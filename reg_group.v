==> flow/design.v <==
`timescale 1ns / 1ps
module reg_group(
            clk,       
            rst	,	
			en_in,		
			reg_en,		
			d_in,		
			rd,rs,		
			en_out,		
			rd_q,
			rs_q	
    );
    input clk,rst,en_in;
    input wire[3:0] reg_en;
    input wire[15:0] d_in;
    input wire[1:0] rd,rs;
    output reg en_out;
    output reg[15:0]rd_q,rs_q;
    wire[15:0]q0,q1,q2,q3;
    register reg0(
               . clk(clk),
               . rst(rst),
               . en (reg_en[0]), 
               . d(d_in),                
               . q(q0)      
               );
     register reg1(
               . clk(clk),
               . rst(rst),
               . en(reg_en[1]),                
               . d(d_in),                
               . q(q1)      
               );
     register reg2(
               . clk(clk),
               . rst(rst),
               . en (reg_en[2]),                
               . d(d_in),                
               . q(q2)      
               );
     register reg3(
               . clk(clk),
               . rst(rst),
               . en (reg_en[3]),                
               . d(d_in),                
               . q(q3)      
               );             
     always@(posedge clk or negedge rst)
          if(rst==0)
             begin
                rd_q   <= 0000000000000000;
                rs_q   <= 0000000000000000;    
                en_out <= 0; 
             end
          else
             if(en_in==1)
                 begin
                    en_out <=1;
                    case({rd[1:0],rs[1:0]}) 
                    4'b0000:
                        begin
                        rd_q <= q0;
                        rs_q <= q0;
                        end
                     4'b0001:
                        begin
                        rd_q <= q0;
                        rs_q <= q1;
                        end   
                    4'b0010:
                        begin
                        rd_q <= q0; 
                        rs_q <= q2; 
                        end
                    4'b0011:              
                        begin      
                        rd_q <= q0;                                                           
                        rs_q <= q3;
                        end        
                     4'b0100:          
                        begin      
                        rd_q <= q1;
                        rs_q <= q0;
                        end        
                    4'b0101:          
                        begin      
                        rd_q <= q1;
                        rs_q <= q1;
                        end           
                    4'b0110:          
                        begin      
                        rd_q <= q1;
                        rs_q <= q2;
                        end   
                    4'b0111:          
                         begin      
                         rd_q <= q1;
                         rs_q <= q3;
                         end                   
                   4'b1000:           
                       begin      
                       rd_q <= q2;
                       rs_q <= q0;
                       end    
                    4'b1001:                
                        begin           
                        rd_q <= q2;     
                        rs_q <= q1;         
                        end      
                    4'b1010:           
                         begin      
                         rd_q <= q2;
                         rs_q <= q2;
                         end                
                    4'b1011:          
                        begin      
                        rd_q <= q2;
                        rs_q <= q3;
                        end 
                    4'b1100:           
                        begin      
                        rd_q <= q3;
                        rs_q <= q0;
                        end              
                    4'b1101:             
                        begin        
                        rd_q <= q3;    
                        rs_q <= q1;          
                        end      
                     4'b1110:           
                         begin      
                         rd_q <= q3;
                         rs_q <= q2;
                         end        
                    4'b1111:
                         begin      
                          rd_q <= q3;
                          rs_q <= q3;
                          end         
                   default:
                        begin
                        rd_q <= 0000000000000000;
                        rs_q <= 0000000000000000;
                        end
                 endcase
            end
          else
              en_out <= 0;
endmodule               
`timescale 1ns / 1ps
module register(
			clk,
			rst,
			en,				
			d,				
			q				
    );
    input clk,rst,en;
    input wire[15:0]d;
    output reg[15:0]q;
   always@(posedge clk or negedge rst )
     if(rst==0)
       q <= 0000000000000000; 
     else
       begin
          if(en==1)
             q <= d; 
       end
endmodule
## Reports on reg_group

What the tools print for reg_group, step after step.
Line numbers count from 1 in the design file above.
Library cell names are shortened.
Not given: -

| design | value |
|---|---|
| top | reg_group |
| clock input | clk |
| library | sky130hd |
| corner | tt_025C_1v80 |

## After elaboration

Yosys after proc, flatten, opt, wreduce and memory -nomap, before mapping. Memory bits, and registers merged into a memory's read port (data or address), are not among the register bits. Print and check cells are not counted. Equal cells are merged and count once.

| word-level totals | value |
|---|---|
| cells after elaboration | 34 |
| output and inout bits | 33 |
| bits in registers | 97 |
| bits of input ports | 27 |

| operators by class | value |
|---|---|
| reductions and logical operators | 9 |
| multiplexer cells | 3 |
| equal/unequal tests | 15 |

Operators by type and width:

| operator | number |
|---|---|
| case mux 16 bit (select 4 bit) | 2 |
| == test 4 bit with constant B | 8 |
| OR reduction 4 bit | 8 |
| == test 4 x 3 -> 1 bit with constant B | 4 |
| == test 4 x 2 -> 1 bit with constant B | 2 |
| == test 4 x 1 -> 1 bit with constant B | 1 |
| logical NOT 4 bit | 1 |
| 2-to-1 mux 1 bit | 1 |

## Longest topological paths

Yosys ltp: most cells in a row. Word level: on the elaborated netlist, between registers, memories and ports. Mapped: between sequential cells and ports; inverters and the memories' decode and read muxes count.

| logic depth | value |
|---|---|
| depth in word-level cells | 3 |
| ABC_AREA | 0 |
| mapped depth | 4 |
| depth with buffers taken out | 2 |

## After synthesis

The flow's flattened synthesis, as Yosys stat reports it; memories are mapped. The netlist is that of the ABC_AREA named above (0 if unset); the other value can give another one.
Totals and module areas in this step are rounded.

Cells by type:

| cell | number | total area (um^2) |
|---|---|---|
| dfrtp_1 | 97 | 2.43E+03 |
| mux2_1 | 64 | 720.691 |
| mux2i_1 | 64 | 640.614 |
| o221ai_2 | 20 | 300.288 |
| nand2b_1 | 32 | 200.192 |
| o221ai_1 | 12 | 105.101 |
| buf_6 | 8 | 90.086 |
| buf_4 | 8 | 60.058 |
| buf_12 | 2 | 40.038 |
| buf_2 | 6 | 30.029 |
| nand2b_2 | 2 | 17.517 |
| dlymetal6s2s_1 | 1 | 12.512 |
| nand2_1 | 2 | 7.507 |

| mapped netlist | value |
|---|---|
| buffers | 25 |
| synthesis area | 4650 um^2 |
| cells in the netlist | 318 |
| flip-flop cells | 97 |

The figures by module come from a second, unflattened synthesis with its own total; it is not the netlist above.

| second synthesis, totals | value |
|---|---|
| cell total of the unflattened synthesis | 318 |
| area total of the unflattened synthesis | 4880 um^2 |

Rows give one instance, submodules left out.

Modules:

| module | seq. area (um^2) | cells | area (um^2) | times used |
|---|---|---|---|---|
| register | 400 | 34 | 649 | 4 |
| reg_group | 826 | 182 | 2280 | 1 |

## Path before layout

Path of least setup slack by OpenSTA after synthesis, without wires, with an ideal clock, recovery checks aside; 20% of the period is set as input and as output delay. Where synthesis merged equal registers, the netlist keeps one of their names.

| timing path after synthesis | value |
|---|---|
| path type | input -> register |
| from | input port reg_en[0] |
| to | register reg0.q[10] |
| clock period | 1.48 ns |
| path buffers | 2 |
| stages | 3 |
| required time | 1.352 ns |
| path delay | 0.779 ns |
| slack | 0.406 ns |
| arrival time | 0.947 ns |
| period reached after synthesis | 1.074 ns |

"path delay" is the arrival time less input delay plus setup time.
"stages" counts driving pins, that of a launching flip-flop among them; a cell with two outputs on the path counts twice.
"period reached after synthesis" is the clock period less the worst setup slack; recovery checks do not enter. This is arithmetic on one report: input and output delays are still those of the set period (20% each).

| between the ends, after synthesis | value |
|---|---|
| cells stage by stage | buf_2 buf_4 mux2_1 |
| length of the longest elaborated chain | 0 |

Ends and longest elaborated chain, after synthesis:

| element | RTL line | text |
|---|---|---|
| from (decl) | 14 | `input wire[3:0] reg_en;` |
| to (assign) | 163 | `q <= 0000000000000000;` |
| to (assign) | 167 | `q <= d;` |
| to (decl) | 160 | `output reg[15:0]q;` |

## Timing after layout

Path of least setup slack in the final report of record 1 (OpenROAD, finished layout, wires in). Where an end is a register, its clock arrival counts in the times.

| timing path post-layout | value |
|---|---|
| path type | register -> output |
| from | register rd_q[15] |
| to | output port rd_q[15] |
| stages | 2 |
| arrival time | 0.92 ns |
| clock period | 0.812 ns |
| required time | 0.65 ns |
| path buffers | 1 |
| slack | -0.27 ns |
| output delay | 0.16 ns |

A register here has more assigning lines than the two given.

| between the ends, post-layout | value |
|---|---|
| cells stage by stage | dfrtp_1 buf_2 |
| length of the longest elaborated chain | 0 |

Ends and longest elaborated chain, post-layout:

| element | RTL line | text |
|---|---|---|
| from (decl) | 18 | `output reg[15:0]rd_q,rs_q;` |
| from (assign) | 62 | `rd_q <= q0;` |
| from (assign) | 67 | `rd_q <= q0;` |
| to (decl) | 18 |  |

Memo
Re: implementation data of reg_group

Measured data: module reg_group, platform sky130hd, 2 stored runs of the flow under differing settings, order arbitrary. Input and output delays are each 20% of the period that was set; the output load is 0.01 pF.
"achieved clock period" = clock period - worst setup slack. The figure is calculated, with input and output delays left at 20% of the set period.
"time on the worst setup path": the worst setup path's part of the clock period (all of it between registers, 20% less for each end at a port) less its slack. A launch clock that arrives late makes it longer, a capture clock that arrives late makes it shorter.
"total power of the final layout" is the tool's figure for a default switching activity; nothing was simulated.
The measured numbers are rounded.

#### Record 1

| setting | value |
|---|---|
| period_ns | `0.812` |
| CORE_UTILIZATION | `39` |
| SETUP_SLACK_MARGIN | `0.07` |
| PLACE_DENSITY_LB_ADDON | `0.11` |
| CORE_MARGIN | `6` |
| CELL_PAD_IN_SITES_GLOBAL_PLACEMENT | `3` |
| TNS_END_PERCENT | `90` |
| ABC_AREA | `0` |
| GPL_TIMING_DRIVEN | `1` |
| GPL_ROUTABILITY_DRIVEN | `1` |
| CTS_CLUSTER_SIZE | `97` |
| MIN_ROUTING_LAYER | `met2` |
| CAP_MARGIN | `20` |
| SLEW_MARGIN | `20` |

| result | value |
|---|---|
| sum of negative setup slack | -8.20 ns |
| total power of the final layout | 13.3 mW |
| area of the standard cells in the finished layout | 6510 um^2 |
| setup slack of the worst path | -0.266 ns |
| chip area after synthesis (Yosys) | 4650 um^2 |
| achieved clock period | 1.078 ns |
| time on the worst setup path | 0.92 ns |
| critical path kind | register -> output |
| die footprint | 14700 um^2 |

#### Record 2

| setting | value |
|---|---|
| period_ns | `1.1` |
| CORE_UTILIZATION | `49` |
| SETUP_SLACK_MARGIN | `0.06` |
| PLACE_DENSITY_LB_ADDON | `0.24` |
| CELL_PAD_IN_SITES_GLOBAL_PLACEMENT | `1` |
| CELL_PAD_IN_SITES_DETAIL_PLACEMENT | `0` |
| GPL_TIMING_DRIVEN | `1` |
| CTS_CLUSTER_DIAMETER | `237` |
| CAP_MARGIN | `35` |
| SLEW_MARGIN | `0` |
| CORE_MARGIN | `2` |

| result | value |
|---|---|
| sum of negative setup slack | -0.365 ns |
| total power of the final layout | 8.45 mW |
| area of the standard cells in the finished layout | 5810 um^2 |
| setup slack of the worst path | -0.049 ns |
| chip area after synthesis (Yosys) | 4650 um^2 |
| achieved clock period | 1.149 ns |
| time on the worst setup path | 0.93 ns |
| critical path kind | register -> output |
| die footprint | 10300 um^2 |
