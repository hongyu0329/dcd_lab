==> flow/design.v <==
module alu_mux (
   clk, rst, en_in, offset, rd_q ,rs_q,
   alu_in_sel,alu_a,alu_b,en_out
);
input [15:0] rd_q, rs_q;
input clk, rst, en_in, alu_in_sel;
input [7:0] offset;
output [15:0] alu_a, alu_b;
output en_out;
reg [15:0] alu_a, alu_b;
reg  en_out;
	always @(
		negedge rst or posedge clk 
	) 
	begin
	   if(rst ==1'b0)
		begin
			alu_a = 16'b0000000000000000;
			alu_b = 16'b0000000000000000;
			en_out  = 1'b0;
	    end		
			else	
		if(en_in == 1'b1)
			begin
			alu_a = rd_q;
			en_out  = 1'b1;
					if(alu_in_sel ==1'b0) 
						alu_b = {8'b00000000,offset[7:0]};  
					else 
						alu_b = rs_q;					
			end
		else
			en_out  = 1'b0;
    end
endmodule
# Step by step through the tools: alu_mux
# Tool output for the design above, in the order of the flow.
# Line numbers count from 1 in the design file above.
# Operators carry their Yosys type and port widths (W data, S select, Z words).
# Library cell names are shortened.
# Not given: --
# inputs
design,alu_mux
clk_port,clk
cell_library,sky130hd
pvt_corner,tt_025C_1v80

# After elaboration
# Yosys after proc, flatten, opt, wreduce and memory -nomap, before mapping. Enables and synchronous resets that opt folds into registers are not counted as muxes. Memory bits, and registers merged into a memory's read port (data or address), are not among the register bits. Print and check cells are not counted. Equal cells are merged and count once.
# word_totals
register_bits,33
in_bits,44
# classes
muxes,2
# ops
op,count
$mux W16,1
$mux W1,1

# Depth
# Longest topological path by Yosys (ltp), each cell counted once; first at word level (registers and memories cut), then after technology mapping (sequential cells cut; the memories' decode and read muxes count).
# logic_depth
depth_word,1
abc_area,0
depth_mapped,4
ltp_nobuf,2

# After synthesis
# The flow's flattened synthesis, as Yosys stat reports it; memories are mapped. The netlist is that of the ABC_AREA named above (0 if unset); the other value can give another one.
# types
cell,count,type_area_um2
dfrtp_1,33,825.792
mux2_2,16,180.173
mux2i_1,8,80.077
a21oi_1,8,40.038
nand3_1,8,40.038
o21ai_0,8,40.038
buf_6,3,33.782
inv_1,8,30.029
nor2_1,8,30.029
buf_12,1,20.019
buf_4,2,15.014
buf_2,1,5.005
# synth_totals
mapped_cells,104
yosys_area_mm2,0.00134
seqArea_mm2,0.0008258
flip_flops,33

# Timing after synthesis
# Source: OpenSTA report_checks on the synthesized netlist (no wires, ideal clock, input and output delay 20% of the period each), path of least setup slack; recovery checks are left aside. Register names are those of the netlist, which keeps one name where synthesis merged equal registers.
# synth_path
path_type,input to register
from,input port en_in
to,register alu_a[0]
clock_period_ps,1640
input_delay_ps,328
setup_time_ps,125
arrival_ps,805
path_slack_ps,710
path_delay_ps,602
driving_pins,2
n_path_buf,1
synth_period_reached_ps,930
# "path_delay_ps" is the arrival time less input delay plus setup time.
# "driving_pins": output pins that drive a net of the path, with the launching flip-flop's if there is one; two outputs of one cell count as two.
# "synth_period_reached_ps" = period - worst setup slack (recovery checks aside). The figure is calculated, with input and output delays left at 20% of the set period.
# synth_via
cell_sequence,buf_4 > mux2_2
elab_chain_len,0
cone_cells,0
lines_between,0
# synth_lines
item,line,rtl
start: declaration,6,"input clk, rst, en_in, alu_in_sel;"
end: assignment,18,alu_a = 16'b0000000000000000;
end: assignment,25,alu_a = rd_q;
end: declaration,8,"output [15:0] alu_a, alu_b;"

# Worst path after layout
# Path of least setup slack in the final report of stored run 1 (OpenROAD, finished layout, wires in). Where an end is a register, its clock arrival counts in the times.
# The report prints the path's times to 10 ps; the period is as set.
# layout_path
path_type,register to output
from,register alu_b[2]
to,output port alu_b[2]
clock_period_ps,1010
out_delay_ps,200
arrival_ps,860
path_slack_ps,-50
driving_pins,2
n_path_buf,1
# A register here has more assigning lines than the two given.
# layout_via
cell_sequence,dfrtp_1 > buf_6
elab_chain_len,0
cone_cells,0
lines_between,0
# layout_lines
item,line,rtl
start: declaration,8,"output [15:0] alu_a, alu_b;"
start: assignment,28,"alu_b = {8'b00000000,offset[7:0]};"
start: assignment,30,alu_b = rs_q;
end: declaration,8,

# Record of 2 stored runs of the RTL-to-layout flow on alu_mux, platform sky130hd. The runs are unordered. Constraints: input delay and output delay 20% of the set period each, output load 0.01 pF.
# By "period_less_ws_ps" is meant the clock period of the run minus its worst setup slack. This is arithmetic on one report: input and output delays are still those of the set period (20% each).
# Settings: - = not set for that run.
run name,period_ns,CAP_MARGIN,CORE_MARGIN,CORE_UTILIZATION,SLEW_MARGIN,PLACE_DENSITY,CELL_PAD_IN_SITES_GLOBAL_PLACEMENT,ABC_AREA,CTS_CLUSTER_DIAMETER,MAX_ROUTING_LAYER,die_area_mm2,yosys.chip_area_mm2,setupTns_ps,util_frac,period_less_ws_ps,timing.setup.ws_ps
stored run 1,1.01,20,2,40,20,-,-,-,-,-,0.0038291,0.00134,-1240,0.671,1063,-53
stored run 2,0.582,20,10,18,20,0.74,3,1,117,met4,0.0119104,0.0014301,-13363,0.342,933,-351
